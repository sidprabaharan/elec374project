==> flow/design.v <==
`timescale 1ns/10ps
module MDRRegister (
    input [31:0] BusMuxOut,
    input [31:0] Mdatain,
    input Clock,
    input Clear,
    input MDRin,
    input MDRout,
    input Read,
    output [31:0] BusMuxIn,
    output [31:0] MDR_Out
);
    reg [31:0] Data;
    assign BusMuxIn = MDRout ? Data : 32'bz;
    assign MDR_Out = Data;
    always @(posedge Clock or posedge Clear) begin
        if (Clear)
            Data <= 32'b0;
        else if (MDRin)
            Data <= Read ? Mdatain : BusMuxOut;
    end
endmodule
# Reports on MDRRegister
# Tool output for the design above, in the order of the flow.
# Line numbers count from 1 in the design file above.
# Cell names lack the library's common part.
setup:
  design: "MDRRegister"
  clk_port: "Clock"
  library: "sky130hd"
  lib_corner: "tt_025C_1v80"

# Word-level counts
# Source: Yosys, flattened and elaborated, memories not mapped. Widths are those after wreduce; folded enables and synchronous resets count as part of the registers. Registers that Yosys merges into a memory's read port (data or address) are not register bits. Print and check cells do not count. Equal cells are merged and count once.
bits:
  reg_bits: 32
  input_bits: 69
  elab_cells: 3
classes:
  n_mux: 2
op_table:
  columns: ["op", "count"]
  rows:
  - ["32-bit two-way mux", 2]

# Longest topological paths
# Depth = most cells in a row (Yosys ltp): at word level without a register or memory, in the mapped netlist without a sequential cell, where the memories' decode and read muxes count.
logic_depth:
  ltp_word: 1
  ABC_AREA: 1
  depth_mapped: 6
  depth_no_buf: 4

# After synthesis
# Source: synth_stat.txt of the flow (Yosys; design flattened, memories mapped). It holds for the ABC_AREA given above (unset counts as 0); a run with the other value may have another netlist.
types:
  columns: ["type", "count", "area_total_um2"]
  rows:
  - ["dfrtp_1", 32, 800.768]
  - ["nand2_1", 108, 405.389]
  - ["buf_4", 38, 285.274]
  - ["inv_1", 65, 243.984]
  - ["nand3_1", 32, 160.154]
  - ["nand2_2", 20, 125.12]
  - ["buf_8", 2, 30.029]
  - ["buf_6", 2, 22.522]
  - ["buf_2", 4, 20.019]
  - ["inv_6", 1, 8.758]
  - ["inv_2", 1, 3.754]
synth_totals:
  cells: 305
  area_um2: 2105.8
  sequential_area_um2: 800.8
  flip_flops: 32
  buffers: 46

# Path before layout
# Path of least setup slack by OpenSTA after synthesis, without wires, with an ideal clock, recovery checks aside; 20% of the period is set as input and as output delay. Where synthesis merged equal registers, the netlist keeps one of their names.
synth_timing:
  path_kind: "input port to flip-flop"
  from: "input port Read"
  to: "register Data[10]"
  tclk_ns: 0.865
  setup_time_ns: 0.117
  t_first_pin_ns: 0.173
  arrival_time_ns: 0.620
  t_required_ns: 0.748
  setup_slack_ns: 0.128
  delay_ns: 0.564
  path_stages: 6
  n_path_buf: 2
  synth_period_reached_ns: 0.737
# "delay_ns" = arrival - input delay + setup time.
# "path_stages": output pins that drive a net of the path, with the launching flip-flop's if there is one; two outputs of one cell count as two.
# "synth_period_reached_ns" = period - worst setup slack (recovery checks aside). The figure is calculated, with input and output delays left at 20% of the set period.
# The rows between start and end are the longest chain of elaborated cells between them; the timing report does not say that the signal goes this way. Where chains are equally long, one stands for them.
# Each line given opens the expression or statement behind the cell; cells for indexed reads and writes are added by Yosys, which also makes memories of some case tables.
synth_between:
  cell_sequence: "buf_6 inv_6 buf_8 nand2_2 nand3_1 nand2_1"
  elab_chain_len: 1
  cone_cells: 1
  lines_between: 1
synth_lines:
  columns: ["element", "line_no", "rtl"]
  rows:
  - ["start, declared", 9, "input Read,"]
  - ["32-bit two-way mux", 20, "Data <= Read ? Mdatain : BusMuxOut;"]
  - ["end, assigned", 18, "Data <= 32'b0;"]
  - ["end, assigned", 20, null]
  - ["end, declared", 13, "reg [31:0] Data;"]

# Timing after layout
# Path of least setup slack in the final report of run A (OpenROAD, finished layout, wires in). Where an end is a register, its clock arrival counts in the times.
layout_timing:
  path_kind: "flip-flop to output port"
  from: "register Data[12]"
  to: "output port MDR_Out[12]"
  tclk_ns: 0.726
  output_delay_ns: 0.15
  t_first_pin_ns: 0.28
  arrival_time_ns: 0.92
  t_required_ns: 0.58
  setup_slack_ns: -0.34
  path_stages: 3
  n_path_buf: 2
layout_between:
  cell_sequence: "dfrtp_1 buf_4 buf_6"
  elab_chain_len: 0
  cone_cells: 0
  lines_between: 0
layout_lines:
  columns: ["element", "line_no", "rtl"]
  rows:
  - ["start, declared", 13, "reg [31:0] Data;"]
  - ["start, assigned", 18, "Data <= 32'b0;"]
  - ["start, assigned", 20, "Data <= Read ? Mdatain : BusMuxOut;"]
  - ["end, declared", 11, "output [31:0] MDR_Out"]

# Flow runs of MDRRegister

Record of 2 stored runs of the RTL-to-layout flow on MDRRegister, platform sky130hd. The runs are unordered. Constraints: input delay and output delay 20% of the set period each, output load 0.01 pF.
"timing.achieved_period_ns" means the clock period less the worst setup slack. The figure is calculated, with input and output delays left at 20% of the set period.
"worst_path_allowed_less_slack_ns" means the part of the period allowed to the worst setup path (the constraints hold back 20% at inputs and 20% at outputs) less its slack; where the path has registers, the arrival times of their clocks count too.
"total_power_mw": no workload was simulated; the value follows from the tool's default switching activity.

--- run A ---
==> flow/run.sh <==
#!/bin/bash
# the make line also repeats the synthesis and layout settings of config.mk as NAME=value (left out here)
make -C /OpenROAD-flow-scripts/flow DESIGN_CONFIG=/design/flow/config.mk WORK_HOME=/design/flow/orfs CLKGATE_MAP_FILE= finish
==> flow/config.mk <==
export PLATFORM = sky130hd
export DESIGN_NAME = MDRRegister
export DESIGN_NICKNAME = MDRRegister
export VERILOG_FILES = /design/flow/design.v
export SDC_FILE = /design/flow/constraint.sdc
export NUM_CORES = 4
export LEC_CHECK = 0
export ABC_AREA = 1
export CAP_MARGIN = 20
export CELL_PAD_IN_SITES_GLOBAL_PLACEMENT = 1
export CORE_MARGIN = 2
export CORE_UTILIZATION = 33
export GPL_ROUTABILITY_DRIVEN = 0
export MIN_ROUTING_LAYER = met1
export SLEW_MARGIN = 5
==> flow/constraint.sdc <==
create_clock -name core_clock -period 0.726 [get_ports {Clock}]
set_input_delay 0.1452 -clock core_clock [delete_from_list [all_inputs] [get_ports {Clock}]]
set_output_delay 0.1452 -clock core_clock [all_outputs]
set_load 0.01 [all_outputs]

==> results, as YAML <==
results:
  synth_chip_area_um2: 2105.8
  die_um2: 7035.9
  post_route_stdcell_area_um2: 3563.4
  finalUtil_frac: 0.568
  timing.setup.ws_ns: -0.337
  timing.setup.tns_ns: -15.753
  total_power_mw: 5.530
  timing.achieved_period_ns: 1.063
  worst_path_allowed_less_slack_ns: 0.92
  worstPathKind: "flip-flop to output port"

--- run B ---
==> flow/run.sh <==
#!/bin/bash
# the make line also repeats the synthesis and layout settings of config.mk as NAME=value (left out here)
make -C /OpenROAD-flow-scripts/flow DESIGN_CONFIG=/design/flow/config.mk WORK_HOME=/design/flow/orfs CLKGATE_MAP_FILE= finish
==> flow/config.mk <==
export PLATFORM = sky130hd
export DESIGN_NAME = MDRRegister
export DESIGN_NICKNAME = MDRRegister
export VERILOG_FILES = /design/flow/design.v
export SDC_FILE = /design/flow/constraint.sdc
export NUM_CORES = 4
export LEC_CHECK = 0
export CAP_MARGIN = 20
export CELL_PAD_IN_SITES_DETAIL_PLACEMENT = 1
export CORE_ASPECT_RATIO = 1.75
export CORE_MARGIN = 2
export CORE_UTILIZATION = 23
export CTS_CLUSTER_SIZE = 50
export GPL_ROUTABILITY_DRIVEN = 1
export GPL_TIMING_DRIVEN = 1
export MAX_ROUTING_LAYER = met5
export PLACE_DENSITY_LB_ADDON = 0.08
export SETUP_SLACK_MARGIN = 0.27
export SLEW_MARGIN = 20
==> flow/constraint.sdc <==
create_clock -name core_clock -period 0.934 [get_ports {Clock}]
set_input_delay 0.1868 -clock core_clock [delete_from_list [all_inputs] [get_ports {Clock}]]
set_output_delay 0.1868 -clock core_clock [all_outputs]
set_load 0.01 [all_outputs]

==> results, as YAML <==
results:
  synth_chip_area_um2: 1751.7
  die_um2: 8357.6
  post_route_stdcell_area_um2: 3088.0
  finalUtil_frac: 0.414
  timing.setup.ws_ns: -0.087
  timing.setup.tns_ns: -4.110
  total_power_mw: 4.497
  timing.achieved_period_ns: 1.021
  worst_path_allowed_less_slack_ns: 0.83
  worstPathKind: "flip-flop to output port"
