==> flow/design.v <==
`timescale 1ns/10ps
module ZRegister (
    input [63:0] ALU_Result,
    input Clock,
    input Clear,
    input Zin,
    input Zlowout,
    output [31:0] BusMuxIn,
    output [31:0] Z_High,
    output [31:0] Z_Low
);
    reg [63:0] Data;
    assign BusMuxIn = Zlowout ? Data[31:0] : 32'bz;
    assign Z_High = Data[63:32];
    assign Z_Low = Data[31:0];
    always @(posedge Clock or posedge Clear) begin
        if (Clear)
            Data <= 64'b0;
        else if (Zin)
            Data <= ALU_Result;
    end
endmodule
# --- Step by step through the tools: ZRegister ---
# The steps from the RTL of ZRegister to its reports follow in flow order.
# Lines are those of the file above, counted from 1.
inputs:
  design: "ZRegister"
  clock_port: "Clock"
  library: "sky130hd"
  corner: "tt_025C_1v80"

# --- Word-level counts ---
# Source: Yosys, flattened and elaborated, memories not mapped. Widths are those after wreduce; folded enables and synchronous resets count as part of the registers. Registers that Yosys merges into a memory's read port (data or address) are not register bits. Print and check cells do not count. Equal cells are merged and count once.
bits:
  input_bits: 68
  clocked_rd_ports_x_width: 0
  out_inout_bits: 96
  latch_bits: 0
  regBits: 64
  memories: 0
  rom_bits: 0
  mem_bits_rw: 0
op_classes:
  reduce_and_logical: 0
  n_div: 0
  n_logic: 0
  n_mux: 1
  shifts: 0
  add_sub_neg: 0
  cmp: 0
  mul: 0
  equal: 0
ops:
  columns: ["operator", "n"]
  rows:
  - ["32-bit two-way mux", 1]

# --- Logic depth ---
# Yosys ltp: most cells in a row. Word level: on the elaborated netlist, between registers, memories and ports. Mapped: between sequential cells and ports; inverters and the memories' decode and read muxes count.
logic_depth:
  word_depth: 1
  abc_area: 0
  mapped_depth: 3
  mapped_depth_nobuf: 1

# --- Mapped cells and area ---
# The flow's flattened synthesis, as Yosys stat reports it; memories are mapped. The netlist is that of the ABC_AREA named above (0 if unset); the other value can give another one.
by_type:
  columns: ["cell", "n"]
  rows:
  - ["sky130_fd_sc_hd__dfrtp_1", 64]
  - ["sky130_fd_sc_hd__mux2_4", 60]
  - ["sky130_fd_sc_hd__buf_4", 32]
  - ["sky130_fd_sc_hd__buf_12", 6]
  - ["sky130_fd_sc_hd__mux2_2", 4]
  - ["sky130_fd_sc_hd__buf_6", 1]
  - ["sky130_fd_sc_hd__inv_1", 1]
mapped:
  mapped_cells: 168
  buf_cells: 39
  seqArea_um2: 1601.5
  flip_flops: 64
  area_um2: 2922.8

# --- Path before layout ---
# Source: OpenSTA report_checks on the synthesized netlist (no wires, ideal clock, input and output delay 20% of the period each), path of least setup slack; recovery checks are left aside. Register names are those of the netlist, which keeps one name where synthesis merged equal registers.
synth_path:
  path_kind: "input to register"
  from: "input Zin"
  to: "register Data[0]"
  launch_ns: 0.230
  setup_ns: 0.125
  required_ns: 1.025
  driving_pins: 3
  tclk_ns: 1.15
  t_arrival_ns: 0.836
  path_slack_ns: 0.189
  path_delay_ns: 0.731
  input_delay_ns: 0.230
  period_less_setup_slack_ns: 0.961
# "path_delay_ns" is the arrival time less input delay plus setup time.
# "driving_pins" counts driving pins, that of a launching flip-flop among them; a cell with two outputs on the path counts twice.
# "period_less_setup_slack_ns" is the clock period less the worst setup slack; recovery checks do not enter. This is arithmetic on one report: input and output delays are still those of the set period (20% each).
synth_via:
  cell_sequence: "sky130_fd_sc_hd__buf_6 -> sky130_fd_sc_hd__buf_12 -> sky130_fd_sc_hd__mux2_4"
  elab_chain_len: 0
synth_lines:
  columns: ["element", "line_no", "text"]
  rows:
  - ["from (decl)", 6, "input Zin,"]
  - ["to (assign)", 18, "Data <= 64'b0;"]
  - ["to (assign)", 20, "Data <= ALU_Result;"]
  - ["to (decl)", 12, "reg [63:0] Data;"]

# --- Timing after layout ---
# From the final timing report of job 1: the path of least setup slack in the routed layout; clock arrival at registers is part of the times.
layout_path:
  path_kind: "register to output"
  from: "register Data[10]"
  to: "output Z_Low[10]"
  tclk_ns: 0.752
  required_ns: 0.60
  t_arrival_ns: 1.08
  launch_ns: 0.34
  driving_pins: 3
  path_slack_ns: -0.47
layout_via:
  cell_sequence: "sky130_fd_sc_hd__dfrtp_1 -> sky130_fd_sc_hd__buf_6 -> sky130_fd_sc_hd__buf_6"
  elab_chain_len: 0
layout_lines:
  columns: ["element", "line_no", "text"]
  rows:
  - ["from (decl)", 12, "reg [63:0] Data;"]
  - ["from (assign)", 18, "Data <= 64'b0;"]
  - ["from (assign)", 20, "Data <= ALU_Result;"]
  - ["to (decl)", 10, "output [31:0] Z_Low"]

# Record of 2 stored runs of the RTL-to-layout flow on ZRegister, platform sky130hd. The runs are unordered. Constraints: input delay and output delay 20% of the set period each, output load 0.01 pF.
# By "worstPathTime_ns" is meant the share of the clock period that the worst setup path is allowed (20% is reserved at inputs, 20% at outputs), minus its slack. Clock arrival times at its registers enter into it.
# "power_total_w": no workload was simulated; the value follows from the tool's default switching activity.
runs:
  - name: "job 1"
    settings:
      period_ns: 0.752
      CORE_UTILIZATION: 38
      PLACE_DENSITY_LB_ADDON: 0.18
      HOLD_SLACK_MARGIN: 0.04
      CORE_MARGIN: 5
      CELL_PAD_IN_SITES_GLOBAL_PLACEMENT: 2
      CELL_PAD_IN_SITES_DETAIL_PLACEMENT: 1
      GPL_TIMING_DRIVEN: 0
      GPL_ROUTABILITY_DRIVEN: 1
      CTS_CLUSTER_SIZE: 17
      MIN_ROUTING_LAYER: "met2"
      CAP_MARGIN: 20
      SLEW_MARGIN: 20
    results:
      yosys.chip_area_um2: 2922.8
      design.die.area_um2: 9545.3
      final_stdcell_area_um2: 5363.9
      final_util_frac: 0.705
      timing.setup.ws_ns: -0.474
      tns_ns: -39.436
      timing.hold.ws_ns: 0.150
      power_total_w: 0.010793
      worstPathTime_ns: 1.08
      worst_setup_path_type: "register to output"
  - name: "job 2"
    settings:
      period_ns: 0.897
      CORE_UTILIZATION: 60
      PLACE_DENSITY_LB_ADDON: 0.29
      GPL_TIMING_DRIVEN: 0
      GPL_ROUTABILITY_DRIVEN: 1
      MIN_ROUTING_LAYER: "met2"
      MAX_ROUTING_LAYER: "met5"
      CAP_MARGIN: 20
      CORE_MARGIN: 2
      SLEW_MARGIN: 20
    outcome: "stopped before the end: placement reported FLW-0024"
